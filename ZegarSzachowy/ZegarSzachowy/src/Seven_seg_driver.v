==> flow/design.v <==
`timescale 1 ns / 1 ps
module Seven_seg_driver (
	input wire CLK,
	input wire CE,
	input wire CLR,
	input wire [6:0] seg1,
	input wire [6:0] seg2,
	input wire [6:0] seg3,
	input wire [6:0] seg4,
	input wire [6:0] seg5,
	input wire [6:0] seg6,
	input wire [6:0] seg7,
	input wire [6:0] seg8,
	output reg [6:0] seg_out,
	output reg [7:0] seg_select
	);
	reg [9:0] counter = 10'b0000000000;
	always @(posedge CLK or posedge CLR) begin
			if (CLR) begin
					seg_out <= 7'b1111111;
					seg_select <= 8'b11111110;
					counter <= 10'b0000000000;
				end
			else if (CE) begin
					if (counter == 10'b1111111111)begin
							counter = 10'b0000000000;
							case (seg_select)
								8'b11111110: begin seg_select <= 8'b11111101; seg_out <= seg2; end
								8'b11111101: begin seg_select <= 8'b11111011; seg_out <= seg3; end
								8'b11111011: begin seg_select <= 8'b11110111; seg_out <= seg4; end
								8'b11110111: begin seg_select <= 8'b11101111; seg_out <= seg5; end
								8'b11101111: begin seg_select <= 8'b11011111; seg_out <= seg6; end
								8'b11011111: begin seg_select <= 8'b10111111; seg_out <= seg7; end
								8'b10111111: begin seg_select <= 8'b01111111; seg_out <= seg8; end    
								8'b01111111: begin seg_select <= 8'b11111110; seg_out <= seg1; end
							endcase 
						end
					counter = counter + 1;
				end
		end
endmodule
== From RTL to reports: Seven_seg_driver ==
What the tools print for Seven_seg_driver, step after step.
Lines are those of the file above, counted from 1.
Operators: Yosys type, input widths -> output width; for muxes data width and select width s.
Cell names lack the library's common part.
Not given: n/a
Design
  design top: Seven_seg_driver
  clock: CLK
  library: sky130hd
  timing corner: tt_025C_1v80

== Word level ==
Yosys after proc, flatten, opt, wreduce and memory -nomap, before mapping. Memory bits, and registers merged into a memory's read port (data or address), are not among the register bits. Print and check cells are not counted. Equal cells are merged and count once.
Cells by class
  $add $sub $neg: 1
  equal/unequal tests: 9
  mux-type cells: 4
  reductions and logical operators: 2
Operators by type and width (count)
  $pmux 8 s8: 1
  $eq 8x8->1 const B: 7
  $pmux 7 s8: 1
  $mux 10: 2
  $add 10x1->10 const B: 1
  $eq 10x10->1 const B: 1
  $eq 8x7->1 const B: 1
  $reduce_bool 8->1: 1
  $reduce_and 3->1: 1
Storage and ports
  bits in registers: 25
  input bits: 59
  output and inout bits: 15
  elaborated cells: 19

== Logic depth ==
Yosys ltp: most cells in a row. Word level: on the elaborated netlist, between registers, memories and ports. Mapped: between sequential cells and ports; inverters and the memories' decode and read muxes count.
Depth
  depth in word-level cells: 4
  ABC_AREA: 0
  depth in mapped cells: 9
  gate-level depth less buffers: 9

== Netlist ==
The flow's flattened synthesis, as Yosys stat reports it; memories are mapped. The netlist is that of the ABC_AREA named above (0 if unset); the other value can give another one.
The area totals of this step are shown rounded.
Synthesis totals
  standard cells after synthesis: 189
  cell area after synthesis: 1800 um^2
  sequential area: 640 um^2
  flip-flops: 25
Cells by type
  dfstp_2: count 14, area in all 367.853 um^2
  dfrtp_1: count 11, area in all 275.264 um^2
  a22o_1: count 12, area in all 105.101 um^2
  nand3b_1: count 10, area in all 75.072 um^2
  nand2_1: count 18, area in all 67.565 um^2
  nand4b_1: count 7, area in all 61.309 um^2
  a211oi_1: count 7, area in all 52.55 um^2
  a22oi_1: count 6, area in all 45.043 um^2
  o221a_1: count 4, area in all 45.043 um^2
  a221oi_1: count 5, area in all 43.792 um^2
  a221o_1: count 4, area in all 40.038 um^2
  buf_2: count 8, area in all 40.038 um^2
  nor2b_1: count 6, area in all 37.536 um^2
  nand3_1: count 7, area in all 35.034 um^2
  xnor2_1: count 4, area in all 35.034 um^2
  mux2i_1: count 3, area in all 30.029 um^2
  nor2_1: count 8, area in all 30.029 um^2
  nand4_1: count 4, area in all 25.024 um^2
Not listed: further types 28, cells in them 51.

== Timing after synthesis ==
OpenSTA on the mapped netlist: ideal clock, no wires. The path of least setup slack (recovery checks aside). Input and output delay are each 20% of the period. Register names are those of the netlist, which keeps one name where synthesis merged equal registers.
Timing path post-synthesis
  path type: register -> register
  start: register counter[4]
  end: register counter[8]
  period: 2460 ps
  setup time: 79 ps
  launch time at the first pin: 0 ps
  arrival: 1859 ps
  required time: 2381 ps
  setup slack: 522 ps
  delay of the path: 1938 ps
  driving pins on the path: 10
  path buffers: 0
  period reached after synthesis: 1938 ps
"delay of the path" is the arrival time less input delay plus setup time.
"driving pins on the path": output pins that drive a net of the path, with the launching flip-flop's if there is one; two outputs of one cell count as two.
"period reached after synthesis" = period - worst setup slack (recovery checks aside). The figure is calculated, with input and output delays left at 20% of the set period.
The rows between start and end are the longest chain of elaborated cells between them; the timing report does not say that the signal goes this way. Where chains are equally long, one stands for them.
Each line given opens the expression or statement behind the cell; cells for indexed reads and writes are added by Yosys, which also makes memories of some case tables.
A register here has more assigning lines than the two given.
On the way, post-synthesis
  cell sequence: dfrtp_1 > nand3_1 > nor3_1 > nand3_1 > and2_1 > ha_1 > nand4_1 > nor3_1 > nand3_1 > mux2i_1
  length of the longest elaborated chain: 4
RTL lines, path post-synthesis
  start, declared: line 17  | reg [9:0] counter = 10'b0000000000;
  start, assigned: line 22  | counter <= 10'b0000000000;
  start, assigned: line 38  | counter = counter + 1;
  $eq 10x10->1: line 25  | if (counter == 10'b1111111111)begin
  $mux 10: line 25
  $mux 10: line 24  | else if (CE) begin
  $add 10x1->10: line 38
  end, assigned: line 26  | counter = 10'b0000000000;
  end, assigned: line 38
  end, declared: line 17

Record of 2 stored runs of the RTL-to-layout flow on Seven_seg_driver, platform sky130hd. The runs are unordered. Constraints: input delay and output delay 20% of the set period each, output load 0.01 pF.

Entry A
==> flow/run.sh <==
#!/bin/bash
# the make line also repeats the synthesis and layout settings of config.mk as NAME=value (left out here)
make -C /OpenROAD-flow-scripts/flow DESIGN_CONFIG=/design/flow/config.mk WORK_HOME=/design/flow/orfs CLKGATE_MAP_FILE= finish
==> flow/config.mk <==
export PLATFORM = sky130hd
export DESIGN_NAME = Seven_seg_driver
export DESIGN_NICKNAME = Seven_seg_driver
export VERILOG_FILES = /design/flow/design.v
export SDC_FILE = /design/flow/constraint.sdc
export NUM_CORES = 4
export LEC_CHECK = 0
export CAP_MARGIN = 20
export CORE_ASPECT_RATIO = 0.56
export CORE_MARGIN = 2
export CORE_UTILIZATION = 50
export CTS_CLUSTER_DIAMETER = 46
export PLACE_DENSITY_LB_ADDON = 0.3
export SETUP_SLACK_MARGIN = 0.4
export SLEW_MARGIN = 10
export TNS_END_PERCENT = 95
==> flow/constraint.sdc <==
create_clock -name core_clock -period 1.48 [get_ports {CLK}]
set_input_delay 0.2960 -clock core_clock [delete_from_list [all_inputs] [get_ports {CLK}]]
set_output_delay 0.2960 -clock core_clock [all_outputs]
set_load 0.01 [all_outputs]

==> results of entry A <==
did not finish, clock tree synthesis stopped with DPL-0038

Entry B
==> flow/run.sh <==
#!/bin/bash
# the make line also repeats the synthesis and layout settings of config.mk as NAME=value (left out here)
make -C /OpenROAD-flow-scripts/flow DESIGN_CONFIG=/design/flow/config.mk WORK_HOME=/design/flow/orfs CLKGATE_MAP_FILE= finish
==> flow/config.mk <==
export PLATFORM = sky130hd
export DESIGN_NAME = Seven_seg_driver
export DESIGN_NICKNAME = Seven_seg_driver
export VERILOG_FILES = /design/flow/design.v
export SDC_FILE = /design/flow/constraint.sdc
export NUM_CORES = 4
export LEC_CHECK = 0
export CAP_MARGIN = 20
export CELL_PAD_IN_SITES_DETAIL_PLACEMENT = 0
export CELL_PAD_IN_SITES_GLOBAL_PLACEMENT = 1
export CORE_ASPECT_RATIO = 1.71
export CORE_MARGIN = 2
export CORE_UTILIZATION = 58
export CTS_CLUSTER_DIAMETER = 199
export GPL_TIMING_DRIVEN = 1
export MAX_ROUTING_LAYER = met5
export PLACE_DENSITY_LB_ADDON = 0.27
export SLEW_MARGIN = 35
export TNS_END_PERCENT = 25
==> flow/constraint.sdc <==
create_clock -name core_clock -period 1.79 [get_ports {CLK}]
set_input_delay 0.3580 -clock core_clock [delete_from_list [all_inputs] [get_ports {CLK}]]
set_output_delay 0.3580 -clock core_clock [all_outputs]
set_load 0.01 [all_outputs]

==> results of entry B <==
did not finish, placement stopped with FLW-0024
