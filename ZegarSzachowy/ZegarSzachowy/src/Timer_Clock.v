==> flow/design.v <==
`timescale 1ns / 1ps
module Counter (
	input wire CLK,
	input wire CLR,
	input wire CE,
	input wire IMPULSE,
	input wire DECREMENT_IMPULSE,
	input wire [3:0] MAX,
	output reg [3:0] COUNT,
	output wire OVERFLOW    
	);
	always @(posedge CLK or posedge CLR) begin
			if (CLR) begin
					COUNT <= MAX;
			end else if (CE) begin
					if (IMPULSE || DECREMENT_IMPULSE) begin
							if (COUNT == 0) begin
									COUNT <= MAX;
							end else begin
									COUNT <= COUNT - 1;
								end
						end
				end
		end
	assign OVERFLOW = (COUNT == 0) && IMPULSE;
endmodule
`timescale 1ps / 1ps
module Minute_counter (
	input wire CLK,
	input wire CLR, 
	input wire CE,
	input wire IMPULSE,
	input wire UM_DECREMENT_IMPULSE,
	input wire TM_DECREMENT_IMPULSE,
	output wire [3:0] TENS,
	output wire [3:0] UNITS,
	output wire OVERFLOW
	);
	wire tens_enable;
	Counter unit_min (
		.CLK(CLK),
		.CLR(CLR),
		.CE(CE),
		.IMPULSE(IMPULSE),
		.DECREMENT_IMPULSE(UM_DECREMENT_IMPULSE),
		.MAX(4'd9),
		.COUNT(UNITS),
		.OVERFLOW(tens_enable));
	Counter tens_min (
		.CLK(CLK),
		.CLR(CLR),
		.CE(CE),
		.IMPULSE(tens_enable),
		.DECREMENT_IMPULSE(TM_DECREMENT_IMPULSE),
		.MAX(4'd5),
		.COUNT(TENS),
		.OVERFLOW(OVERFLOW));
endmodule
`timescale 1ps / 1ps
module Second_counter (
	input wire CLK,
	input wire CLR,
	input wire CE,
	input wire IMPULSE,
	input wire US_DECREMENT_IMPULSE,
	input wire TS_DECREMENT_IMPULSE,
	output wire [3:0] TENS,
	output wire [3:0] UNITS,
	output wire OVERFLOW
	);
	wire tens_enable;
	Counter unit_sec (
		.CLK(CLK),
		.CLR(CLR),
		.CE(CE),
		.IMPULSE(IMPULSE),
		.DECREMENT_IMPULSE(US_DECREMENT_IMPULSE),
		.MAX(4'd9),
		.COUNT(UNITS),
		.OVERFLOW(tens_enable));
	Counter tens_sec (
		.CLK(CLK),
		.CLR(CLR),
		.CE(CE),
		.IMPULSE(tens_enable),
		.DECREMENT_IMPULSE(TS_DECREMENT_IMPULSE),
		.MAX(4'd5),
		.COUNT(TENS),
		.OVERFLOW(OVERFLOW));
endmodule
`timescale 1ps / 1ps
module Timer_Clock (
	input wire CLK,
	input wire CLR,
	input wire CE,
	input wire IMPULSE,
	input wire US_DECREMENT_IMPULSE,
	input wire TS_DECREMENT_IMPULSE,
	input wire UM_DECREMENT_IMPULSE,
	input wire TM_DECREMENT_IMPULSE,
	output wire [3:0] sec_tens,
	output wire [3:0] sec_units,
	output wire [3:0] min_tens,
	output wire [3:0] min_units,
	output wire OVERFLOW
	);
	wire seconds_overflow;
	Second_counter sec (
		.CLK(CLK),
		.CLR(CLR),
		.CE(CE),
		.IMPULSE(IMPULSE),
		.US_DECREMENT_IMPULSE(US_DECREMENT_IMPULSE),
		.TS_DECREMENT_IMPULSE(TS_DECREMENT_IMPULSE),
		.TENS(sec_tens),
		.UNITS(sec_units),
		.OVERFLOW(seconds_overflow)
		);
	Minute_counter min (
		.CLK(CLK),
		.CLR(CLR),
		.CE(CE),
		.IMPULSE(seconds_overflow),
		.UM_DECREMENT_IMPULSE(UM_DECREMENT_IMPULSE),
		.TM_DECREMENT_IMPULSE(TM_DECREMENT_IMPULSE),
		.TENS(min_tens),
		.UNITS(min_units),
		.OVERFLOW(OVERFLOW)
		);
endmodule
# == Tool chain data of Timer_Clock ==
# The steps from the RTL of Timer_Clock to its reports follow in flow order.
# Line numbers count from 1 in the design file above.
# Operators: Yosys type, input widths -> output width; for muxes data width and select width s.
# Cell names lack the library's common part.
# A cell with -- has no value.
# design
top,Timer_Clock
clk_port,CLK
lib,sky130hd
pvt_corner,tt_025C_1v80

# == Elaborated design ==
# Yosys after proc, flatten, opt, wreduce and memory -nomap, before mapping. Enables and synchronous resets that opt folds into registers are not counted as muxes. Memory bits, and registers merged into a memory's read port (data or address), are not among the register bits. Print and check cells are not counted. Equal cells are merged and count once.
# word_totals
input_bits,8
elab_cells,28
reg_bits,16
out_inout_bits,17
# op_classes
n_addsub,4
reduce_and_logical,16
n_mux,4
# op_table
op,count
$sub 4x1->4 const B,4
$logic_not 4->1,4
$mux 4,4
$reduce_and 2->1,4
$logic_and 1x1->1,4
$logic_or 1x1->1,4

# == Longest topological paths ==
# Longest topological path by Yosys (ltp), each cell counted once; first at word level (registers and memories cut), then after technology mapping (sequential cells cut; the memories' decode and read muxes count).
# depth
ltp_word,6
abc_area,0
depth_mapped,4
mapped_depth_nobuf,4

# == Netlist ==
# Yosys stat after the flow's synthesis: flattened, memories mapped to cells. It holds for the ABC_AREA given above (unset counts as 0); a run with the other value may have another netlist.
# The area totals of this step are shown rounded.
# types
cell,count,type_area_um2
dfstp_2,8,210.202
dfrtp_1,8,200.192
xnor2_1,5,43.792
o21ai_0,8,40.038
nor2_1,7,26.275
nor4_4,1,21.27
nand2b_1,3,18.768
xor2_1,2,17.517
nand2_1,4,15.014
o21a_1,2,15.014
o21ai_1,3,15.014
or4_1,2,15.014
a31oi_2,1,12.512
nor3b_2,1,12.512
nor4_1,2,12.512
mux2_1,1,11.261
nor3_1,2,10.01
or4b_1,1,10.01
# Not listed: further types 11, cells in them 12.
# mapped
n_buf,0
yosys_area_mm2,0.000786
seqArea_mm2,0.00041
flip_flops,16
cell_count,73

# == Timing after synthesis ==
# Path of least setup slack by OpenSTA after synthesis, without wires, with an ideal clock, recovery checks aside; 20% of the period is set as input and as output delay. Where synthesis merged equal registers, the netlist keeps one of their names.
# synth_timing
path_type,register to output
start,reg min.tens_min.COUNT[1]
end,out OVERFLOW
path_buffers,0
t_first_pin_ns,0.000
period_ns,2.22
setup_slack_ns,0.421
required_time_ns,1.776
out_delay_ns,0.444
path_delay_ns,1.355
driving_pins,4
t_arrival_ns,1.355
synth_period_reached_ns,1.799
# "path_delay_ns" = arrival - input delay + setup time.
# At an output port there is no setup time.
# "driving_pins" counts driving pins, that of a launching flip-flop among them; a cell with two outputs on the path counts twice.
# "synth_period_reached_ns" = period - worst setup slack (recovery checks aside). The figure is calculated, with input and output delays left at 20% of the set period.
# The rows between start and end are the longest chain of elaborated cells between them; the timing report does not say that the signal goes this way. Where chains are equally long, one stands for them.
# A line is the first line of the expression or statement that the cell stems from. Yosys adds cells for indexed reads and writes and turns some case tables into memories.
# A register here has more assigning lines than the two given.
# synth_between
path_cell_list,dfrtp_1 or3_1 or4_1 nor2_1
elab_chain_len,2
cells_between,2
classes_between,reduce/logical: 2
# synth_lines
item,line,rtl
start: declaration,9,"output reg [3:0] COUNT,"
start: assignment,14,COUNT <= MAX;
start: assignment,20,COUNT <= COUNT - 1;
$logic_not 4->1,25,assign OVERFLOW = (COUNT == 0) && IMPULSE;
$logic_and 1x1->1,25,
end: declaration,105,output wire OVERFLOW

# == Worst path after layout ==
# From the final timing report of run 1: the path of least setup slack in the routed layout; clock arrival at registers is part of the times.
# layout_timing
path_type,register to output
start,reg min.tens_min.COUNT[1]
end,out OVERFLOW
t_arrival_ns,1.68
t_first_pin_ns,0.29
required_time_ns,1.60
path_buffers,1
period_ns,2.0
driving_pins,5
out_delay_ns,0.40
setup_slack_ns,-0.08
# The rows between start and end are the longest chain of elaborated cells between them; the timing report does not say that the signal goes this way. Where chains are equally long, one stands for them.
# A register here has more assigning lines than the two given.
# layout_between
path_cell_list,dfrtp_1 or3_4 or4_1 nor2_1 buf_2
elab_chain_len,2
cells_between,2
classes_between,reduce/logical: 2
# layout_lines
item,line,rtl
start: declaration,9,"output reg [3:0] COUNT,"
start: assignment,14,COUNT <= MAX;
start: assignment,20,COUNT <= COUNT - 1;
$logic_not 4->1,25,assign OVERFLOW = (COUNT == 0) && IMPULSE;
$logic_and 1x1->1,25,
end: declaration,105,output wire OVERFLOW

# Stored flow runs of Timer_Clock (2 of them; Yosys, OpenROAD, sky130hd). They differ in their settings and are not a sequence. Constraints: input delay and output delay 20% of the set period each, output load 0.01 pF.
# "timing.achieved_period_ns" = clock period - worst setup slack. The figure is calculated, with input and output delays left at 20% of the set period.
# "worst_path_ns" = time allowed to the worst setup path (clock period - input delay - output delay, where it has them) - its slack; a late launch clock adds to it, a late capture clock takes from it.
# By "total_power_uw" is meant OpenSTA's value without simulated activity: inputs other than the clock are taken to toggle once in ten clock periods, and the tool carries that through the logic.
# Values from the reports are rounded here.
# Settings: - = not set for that run.
# Results: - = not shown.
setting or result,run 1,run 2
period_ns,2.0,1.34
SETUP_SLACK_MARGIN,0.24,-0.09
CAP_MARGIN,20,20
CORE_MARGIN,2,2
CORE_UTILIZATION,40,54
SLEW_MARGIN,20,25
PLACE_DENSITY_LB_ADDON,-,0.22
CORE_ASPECT_RATIO,-,0.6
CELL_PAD_IN_SITES_DETAIL_PLACEMENT,-,1
TNS_END_PERCENT,-,100
GPL_ROUTABILITY_DRIVEN,-,0
CTS_CLUSTER_SIZE,-,23
MIN_ROUTING_LAYER,-,met1
worst_path_ns,1.68,-
worstPathKind,register to output,-
die_footprint_mm2,0.00233,-
post_route_stdcell_area_mm2,0.0012,-
timing.achieved_period_ns,2.080,-
total_power_uw,1760,-
yosys_chip_area_mm2,0.000786,-
setup_worst_slack_ns,-0.080,-
# Run 2: no final report: floorplanning broke off with PDN-0185
